==> flow/design.v <==
module sign_ext (in, out);
    parameter in_width = 16;
    parameter out_width = 32;
    output [out_width-1:0] out;
    input [in_width-1:0] in;
    assign out[out_width-1:in_width] = {(out_width-in_width){in[in_width-1]}};
    assign out[in_width-1:0] = in;
endmodule
module control_circuit (input clk, input reset, input [5:0] opcode, input [5:0] funct, 
                        output reg IorD, output reg memRead, output reg IRWrite, output reg regDest, output reg regWrite,
                        output reg aluSrcA, output reg [1:0] aluSrcB, output reg [1:0] aluOp, output reg hiWrite,
                        output reg loWrite, output reg [1:0] memToReg, output reg [1:0] pcSrc, output reg pcWrite,
                        output reg branch );
    reg [3:0] state;
    always @ (negedge clk) begin
        if(reset) begin
            state <= 4'd0;
            IorD <= 1'b0;
            memRead <= 1'b0;
            IRWrite <= 1'b0;
            regDest <= 1'b0;
            regWrite <= 1'b0;
            aluSrcA <= 1'b0;
            aluSrcB <= 2'b00;
            aluOp <= 2'b00;
            hiWrite <= 1'b0;
            loWrite <= 1'b0;
            memToReg <= 2'b00;
            pcSrc <= 2'b00;
            pcWrite <= 1'b0;
            branch <= 1'b0;
        end
        case (state)
            4'd0: begin
                state <= 4'd1;
                IorD <= 1'b0;
                memRead <= 1'b1;
                IRWrite <= 1'b1;
                regDest <= 1'b0;
                regWrite <= 1'b0;
                aluSrcA <= 1'b0;
                aluSrcB <= 2'b01;
                aluOp <= 2'b00;
                hiWrite <= 1'b0;
                loWrite <= 1'b0;
                memToReg <= 2'b00;
                pcSrc <= 2'b10;
                pcWrite <= 1'b1;
                branch <= 1'b0;
            end
            4'd1: begin
                state <= 4'd2;
                IorD <= 1'b0;
                memRead <= 1'b0;
                IRWrite <= 1'b0;
                regDest <= 1'b0;
                regWrite <= 1'b0;
                aluSrcA <= 1'b0;
                aluSrcB <= 2'b11;
                aluOp <= 2'b00;
                hiWrite <= 1'b0;
                loWrite <= 1'b0;
                memToReg <= 2'b00;
                pcSrc <= 2'b00;
                pcWrite <= 1'b0;
                branch <= 1'b0;
            end
            4'd2: begin
                case(opcode)
                    6'b001000: begin
                        state <= 4'd3;
                        IorD <= 1'b0;
                        memRead <= 1'b0;
                        IRWrite <= 1'b0;
                        regDest <= 1'b0;
                        regWrite <= 1'b0;
                        aluSrcA <= 1'b1;
                        aluSrcB <= 2'b10;
                        aluOp <= 2'b00;
                        hiWrite <= 1'b0;
                        loWrite <= 1'b0;
                        memToReg <= 2'b00;
                        pcSrc <= 2'b00;
                        pcWrite <= 1'b0;
                        branch <= 1'b0;
                    end
                    6'b011000: begin
                        state <= 4'd4;
                        IorD <= 1'b0;
                        memRead <= 1'b0;
                        IRWrite <= 1'b0;
                        regDest <= 1'b0;
                        regWrite <= 1'b0;
                        aluSrcA <= 1'b1;
                        aluSrcB <= 2'b00;
                        aluOp <= 2'b10;
                        hiWrite <= 1'b0;
                        loWrite <= 1'b0;
                        memToReg <= 2'b0;
                        pcSrc <= 2'b0;
                        pcWrite <= 1'b0;
                        branch <= 1'b0;
                    end
                    6'b010000: begin
                        state <= 4'd5;
                        IorD <= 1'b0;
                        memRead <= 1'b0;
                        IRWrite <= 1'b0;
                        regDest <= 1'b1;
                        regWrite <= 1'b1;
                        aluSrcA <= 1'b0;
                        aluSrcB <= 2'b00;
                        aluOp <= 2'b00;
                        hiWrite <= 1'b0;
                        loWrite <= 1'b0;
                        memToReg <= 2'b01;
                        pcSrc <= 2'b00;
                        pcWrite <= 1'b0;
                        branch <= 1'b0;
                    end
                    6'b100011: begin
                        state <= 4'd6;
                        IorD <= 1'b0;
                        memRead <= 1'b0;
                        IRWrite <= 1'b0;
                        regDest <= 1'b0;
                        regWrite <= 1'b0;
                        aluSrcA <= 1'b1;
                        aluSrcB <= 2'b10;
                        aluOp <= 2'b00;
                        hiWrite <= 1'b0;
                        loWrite <= 1'b0;
                        memToReg <= 2'b00;
                        pcSrc <= 2'b00;
                        pcWrite <= 1'b0;
                        branch <= 1'b0;
                    end
                    6'b000010: begin
                        state <= 4'd7;
                        IorD <= 1'b0;
                        memRead <= 1'b0;
                        IRWrite <= 1'b0;
                        regDest <= 1'b0;
                        regWrite <= 1'b0;
                        aluSrcA <= 1'b0;
                        aluSrcB <= 2'b00;
                        aluOp <= 2'b00;
                        hiWrite <= 1'b0;
                        loWrite <= 1'b0;
                        memToReg <= 2'b00;
                        pcSrc <= 2'b01;
                        pcWrite <= 1'b1;
                        branch <= 1'b0;
                    end
                    6'b000100: begin
                        state <= 4'd8;
                        IorD <= 1'b0;
                        memRead <= 1'b0;
                        IRWrite <= 1'b0;
                        regDest <= 1'b0;
                        regWrite <= 1'b0;
                        aluSrcA <= 1'b1;
                        aluSrcB <= 2'b00;
                        aluOp <= 2'b01;
                        hiWrite <= 1'b0;
                        loWrite <= 1'b0;
                        memToReg <= 2'b00;
                        pcSrc <= 2'b00;
                        pcWrite <= 1'b0;
                        branch <= 1'b1;
                    end
                    default: begin
                        state <= 4'd8;
                        IorD <= 1'b0;
                        memRead <= 1'b0;
                        IRWrite <= 1'b0;
                        regDest <= 1'b0;
                        regWrite <= 1'b0;
                        aluSrcA <= 1'b1;
                        aluSrcB <= 2'b00;
                        aluOp <= 2'b01;
                        hiWrite <= 1'b0;
                        loWrite <= 1'b0;
                        memToReg <= 2'b00;
                        pcSrc <= 2'b00;
                        pcWrite <= 1'b0;
                        branch <= 1'b1;
                    end
                endcase
            end
            4'd3: begin
                state <= 4'd9;
                IorD <= 1'b0;
                memRead <= 1'b0;
                IRWrite <= 1'b0;
                regDest <= 1'b0;
                regWrite <= 1'b1;
                aluSrcA <= 1'b0;
                aluSrcB <= 2'b00;
                aluOp <= 2'b00;
                hiWrite <= 1'b0;
                loWrite <= 1'b0;
                memToReg <= 2'b10;
                pcSrc <= 2'b00;
                pcWrite <= 1'b0;
                branch <= 1'b0;
            end
            4'd4: begin
                state <= 4'd10;
                IorD <= 1'b0;
                memRead <= 1'b0;
                IRWrite <= 1'b0;
                regDest <= 1'b0;
                regWrite <= 1'b0;
                aluSrcA <= 1'b0;
                aluSrcB <= 2'b00;
                aluOp <= 2'b00;
                hiWrite <= 1'b1;
                loWrite <= 1'b1;
                memToReg <= 2'b00;
                pcSrc <= 2'b00;
                pcWrite <= 1'b0;
                branch <= 1'b0;
            end
            4'd5: begin
                state <= 4'd1;
                IorD <= 1'b0;
                memRead <= 1'b1;
                IRWrite <= 1'b1;
                regDest <= 1'b0;
                regWrite <= 1'b0;
                aluSrcA <= 1'b0;
                aluSrcB <= 2'b01;
                aluOp <= 2'b00;
                hiWrite <= 1'b0;
                loWrite <= 1'b0;
                memToReg <= 2'b00;
                pcSrc <= 2'b10;
                pcWrite <= 1'b1;
                branch <= 1'b0;
            end
            4'd6: begin
                state <= 4'd11;
                IorD <= 1'b1;
                memRead <= 1'b1;
                IRWrite <= 1'b0;
                regDest <= 1'b0;
                regWrite <= 1'b0;
                aluSrcA <= 1'b0;
                aluSrcB <= 2'b00;
                aluOp <= 2'b00;
                hiWrite <= 1'b0;
                loWrite <= 1'b0;
                memToReg <= 2'b00;
                pcSrc <= 2'b00;
                pcWrite <= 1'b0;
                branch <= 1'b0;
            end
            4'd7: begin
                state <= 4'd1;
                IorD <= 1'b0;
                memRead <= 1'b1;
                IRWrite <= 1'b1;
                regDest <= 1'b0;
                regWrite <= 1'b0;
                aluSrcA <= 1'b0;
                aluSrcB <= 2'b01;
                aluOp <= 2'b00;
                hiWrite <= 1'b0;
                loWrite <= 1'b0;
                memToReg <= 2'b00;
                pcSrc <= 2'b10;
                pcWrite <= 1'b1;
                branch <= 1'b0;
            end
            4'd8: begin
                state <= 4'd1;
                IorD <= 1'b0;
                memRead <= 1'b1;
                IRWrite <= 1'b1;
                regDest <= 1'b0;
                regWrite <= 1'b0;
                aluSrcA <= 1'b0;
                aluSrcB <= 2'b01;
                aluOp <= 2'b00;
                hiWrite <= 1'b0;
                loWrite <= 1'b0;
                memToReg <= 2'b00;
                pcSrc <= 2'b10;
                pcWrite <= 1'b1;
                branch <= 1'b0;
            end
            4'd9: begin
                state <= 4'd1;
                IorD <= 1'b0;
                memRead <= 1'b1;
                IRWrite <= 1'b1;
                regDest <= 1'b0;
                regWrite <= 1'b0;
                aluSrcA <= 1'b0;
                aluSrcB <= 2'b01;
                aluOp <= 2'b00;
                hiWrite <= 1'b0;
                loWrite <= 1'b0;
                memToReg <= 2'b00;
                pcSrc <= 2'b10;
                pcWrite <= 1'b1;
                branch <= 1'b0;
            end
            4'd10: begin
                state <= 4'd1;
                IorD <= 1'b0;
                memRead <= 1'b1;
                IRWrite <= 1'b1;
                regDest <= 1'b0;
                regWrite <= 1'b0;
                aluSrcA <= 1'b0;
                aluSrcB <= 2'b01;
                aluOp <= 2'b00;
                hiWrite <= 1'b0;
                loWrite <= 1'b0;
                memToReg <= 2'b00;
                pcSrc <= 2'b10;
                pcWrite <= 1'b1;
                branch <= 1'b0;
            end
            4'd11: begin
                state <= 4'd12;
                IorD <= 1'b0;
                memRead <= 1'b0;
                IRWrite <= 1'b0;
                regDest <= 1'b0;
                regWrite <= 1'b1;
                aluSrcA <= 1'b0;
                aluSrcB <= 2'b00;
                aluOp <= 2'b00;
                hiWrite <= 1'b0;
                loWrite <= 1'b0;
                memToReg <= 2'b00;
                pcSrc <= 2'b00;
                pcWrite <= 1'b0;
                branch <= 1'b0;
            end
            4'd12: begin
                state <= 4'd1;
                IorD <= 1'b0;
                memRead <= 1'b1;
                IRWrite <= 1'b1;
                regDest <= 1'b0;
                regWrite <= 1'b0;
                aluSrcA <= 1'b0;
                aluSrcB <= 2'b01;
                aluOp <= 2'b00;
                hiWrite <= 1'b0;
                loWrite <= 1'b0;
                memToReg <= 2'b00;
                pcSrc <= 2'b10;
                pcWrite <= 1'b1;
                branch <= 1'b0;
            end
            default: begin
                state <= 4'd0;
                IorD <= 1'b0;
                memRead <= 1'b0;
                IRWrite <= 1'b0;
                regDest <= 1'b0;
                regWrite <= 1'b0;
                aluSrcA <= 1'b0;
                aluSrcB <= 2'b00;
                aluOp <= 2'b00;
                hiWrite <= 1'b0;
                loWrite <= 1'b0;
                memToReg <= 2'b00;
                pcSrc <= 2'b00;
                pcWrite <= 1'b0;
                branch <= 1'b0;
            end
        endcase
    end
endmodule
module id_stage (input clk, input reset, input [31:0] instruction, input reg_write_in, input [31:0] write_data, input [4:0] write_reg, output reg_write_out, output mem_to_reg, output branch, output mem_write, output mem_read, output alu_src, output [1:0] alu_op, output reg_dst, output [31:0] branch_imm, output [31:0] rs_data, output [31:0] rt_data);
    sign_ext #(16, 32) se(instruction[15:0], branch_imm);
    register_file rf_main(clk, reset, reg_write_in, instruction[25:21], instruction[20:16], write_reg, write_data, rs_data, rt_data);
endmodule
### Reports on control_circuit

Tool output for the design above, in the order of the flow.
Line numbers count from 1 in the design file above.
Operators: Yosys type, input widths -> output width; for muxes data width and select width s.
Not given: n/a

* top: control_circuit
* clock input: clk
* cell library: sky130hd
* library corner: tt_025C_1v80

### Word level

Counts by Yosys on the flattened word-level netlist (proc, flatten, opt, wreduce; memories kept). Register bits leave out memories and registers merged into their read ports (data or address); mux counts leave out enables and synchronous resets folded into registers. Print and check cells are left out.

* bits in registers: 21
* bits of input ports: 14
* word-level cells: 58

* equal/unequal tests: 17
* muxes and demuxes: 19
* reductions and logical operators: 8

Operators with widths (number)
* $pmux 4 s7: 1
* $eq 4x4->1 const B: 5
* $pmux 4 s5: 1
* $eq 4x3->1 const B: 4
* $eq 6x5->1 const B: 2
* $pmux 2 s2: 3
* $mux 1: 10
* $eq 4x2->1 const B: 2
* $reduce_or 8->1: 1
* $reduce_or 7->1: 1
* $reduce_or 2->1: 3
* $eq 6x2->1 const B: 1
* $eq 6x4->1 const B: 1
* $eq 6x6->1 const B: 1
* $pmux 2 s3: 1
* $reduce_or 5->1: 1
* $eq 4x1->1 const B: 1
* $logic_not 4->1: 1
* $reduce_or 4->1: 1
* $pmux 1 s2: 2
* $mux 2: 1

### Depth

Depth = most cells in a row (Yosys ltp): at word level without a register or memory, in the mapped netlist without a sequential cell, where the memories' decode and read muxes count.

* word-level depth: 4
* ABC_AREA: 0
* gate-level depth with buffers: 5

### Mapped cells and area

Yosys stat after the flow's synthesis: flattened, memories mapped to cells. It holds for the ABC_AREA given above (unset counts as 0); a run with the other value may have another netlist.
Totals and module areas in this step are rounded.

* mapped cells: 101
* chip area (Yosys): 0.000896 mm^2
* sequential part of the area: 0.00042 mm^2
* mapped flip-flops: 21
* buffer cells: 8

Cell types
* sky130_fd_sc_hd__dfxtp_1: number 21, total area 420.403 um^2
* sky130_fd_sc_hd__nor3_1: number 9, total area 45.043 um^2
* sky130_fd_sc_hd__a21oi_1: number 7, total area 35.034 um^2
* sky130_fd_sc_hd__xnor2_1: number 4, total area 35.034 um^2
* sky130_fd_sc_hd__nand2b_1: number 4, total area 25.024 um^2
* sky130_fd_sc_hd__nor2b_1: number 4, total area 25.024 um^2
* sky130_fd_sc_hd__inv_1: number 6, total area 22.522 um^2
* sky130_fd_sc_hd__maj3_1: number 2, total area 20.019 um^2
* sky130_fd_sc_hd__nand2_1: number 5, total area 18.768 um^2
* sky130_fd_sc_hd__nor2_1: number 5, total area 18.768 um^2
* sky130_fd_sc_hd__buf_2: number 3, total area 15.014 um^2
* sky130_fd_sc_hd__buf_4: number 2, total area 15.014 um^2
* sky130_fd_sc_hd__nand3_1: number 3, total area 15.014 um^2
* sky130_fd_sc_hd__nor3b_1: number 2, total area 15.014 um^2
* sky130_fd_sc_hd__o21ai_0: number 3, total area 15.014 um^2
* sky130_fd_sc_hd__o21ai_1: number 3, total area 15.014 um^2
* sky130_fd_sc_hd__o22ai_1: number 2, total area 12.512 um^2
* sky130_fd_sc_hd__buf_6: number 1, total area 11.261 um^2

Not listed: further types 14, cells in them 15.

==> runs of control_circuit <==
2 stored runs of control_circuit in the flow (synthesis by Yosys, layout by OpenROAD, sky130hd cells), in arbitrary order. Constraints: input delay and output delay 20% of the set period each, output load 0.01 pF.
By "total power of the final layout" is meant OpenSTA's value without simulated activity: inputs other than the clock are taken to toggle once in ten clock periods, and the tool carries that through the logic.
The results are shown rounded.

### Run 1

==> flow/run.sh <==
#!/bin/bash
# the make line also repeats the synthesis and layout settings of config.mk as NAME=value (left out here)
make -C /OpenROAD-flow-scripts/flow DESIGN_CONFIG=/design/flow/config.mk WORK_HOME=/design/flow/orfs CLKGATE_MAP_FILE= finish
==> flow/config.mk <==
export PLATFORM = sky130hd
export DESIGN_NAME = control_circuit
export DESIGN_NICKNAME = control_circuit
export VERILOG_FILES = /design/flow/design.v
export SDC_FILE = /design/flow/constraint.sdc
export NUM_CORES = 4
export LEC_CHECK = 0
export CAP_MARGIN = 20
export CORE_MARGIN = 2
export CORE_UTILIZATION = 40
export SETUP_SLACK_MARGIN = -0.03
export SLEW_MARGIN = 20
==> flow/constraint.sdc <==
create_clock -name core_clock -period 3.57 [get_ports {clk}]
set_input_delay 0.7140 -clock core_clock [delete_from_list [all_inputs] [get_ports {clk}]]
set_output_delay 0.7140 -clock core_clock [all_outputs]
set_load 0.01 [all_outputs]

Results of run 1:
- Sum of negative setup slack: -0.008 ns
- Worst setup slack after layout: -0.008 ns
- Worst hold slack in the final report: 0.614 ns
- Overall die area: 0.00263 mm^2
- Standard-cell area of the final layout: 0.00134 mm^2
- Utilization: 0.616
- Total power of the final layout: 947 µW
- Mapped cell area after synthesis: 0.000896 mm^2

### Run 2

==> flow/run.sh <==
#!/bin/bash
# the make line also repeats the synthesis and layout settings of config.mk as NAME=value (left out here)
make -C /OpenROAD-flow-scripts/flow DESIGN_CONFIG=/design/flow/config.mk WORK_HOME=/design/flow/orfs CLKGATE_MAP_FILE= finish
==> flow/config.mk <==
export PLATFORM = sky130hd
export DESIGN_NAME = control_circuit
export DESIGN_NICKNAME = control_circuit
export VERILOG_FILES = /design/flow/design.v
export SDC_FILE = /design/flow/constraint.sdc
export NUM_CORES = 4
export LEC_CHECK = 0
export CAP_MARGIN = 20
export CELL_PAD_IN_SITES_DETAIL_PLACEMENT = 2
export CORE_ASPECT_RATIO = 1.27
export CORE_MARGIN = 2
export CORE_UTILIZATION = 33
export CTS_CLUSTER_DIAMETER = 343
export CTS_CLUSTER_SIZE = 49
export MIN_ROUTING_LAYER = met2
export PLACE_DENSITY_LB_ADDON = 0.13
export SETUP_SLACK_MARGIN = 0.01
export SLEW_MARGIN = 20
==> flow/constraint.sdc <==
create_clock -name core_clock -period 2.63 [get_ports {clk}]
set_input_delay 0.5260 -clock core_clock [delete_from_list [all_inputs] [get_ports {clk}]]
set_output_delay 0.5260 -clock core_clock [all_outputs]
set_load 0.01 [all_outputs]

Results of run 2:
- Sum of negative setup slack: -1.06 ns
- Worst setup slack after layout: -0.129 ns
- Worst hold slack in the final report: 0.663 ns
- Overall die area: 0.00315 mm^2
- Standard-cell area of the final layout: 0.00143 mm^2
- Utilization: 0.548
- Total power of the final layout: 1520 µW
- Mapped cell area after synthesis: 0.000896 mm^2
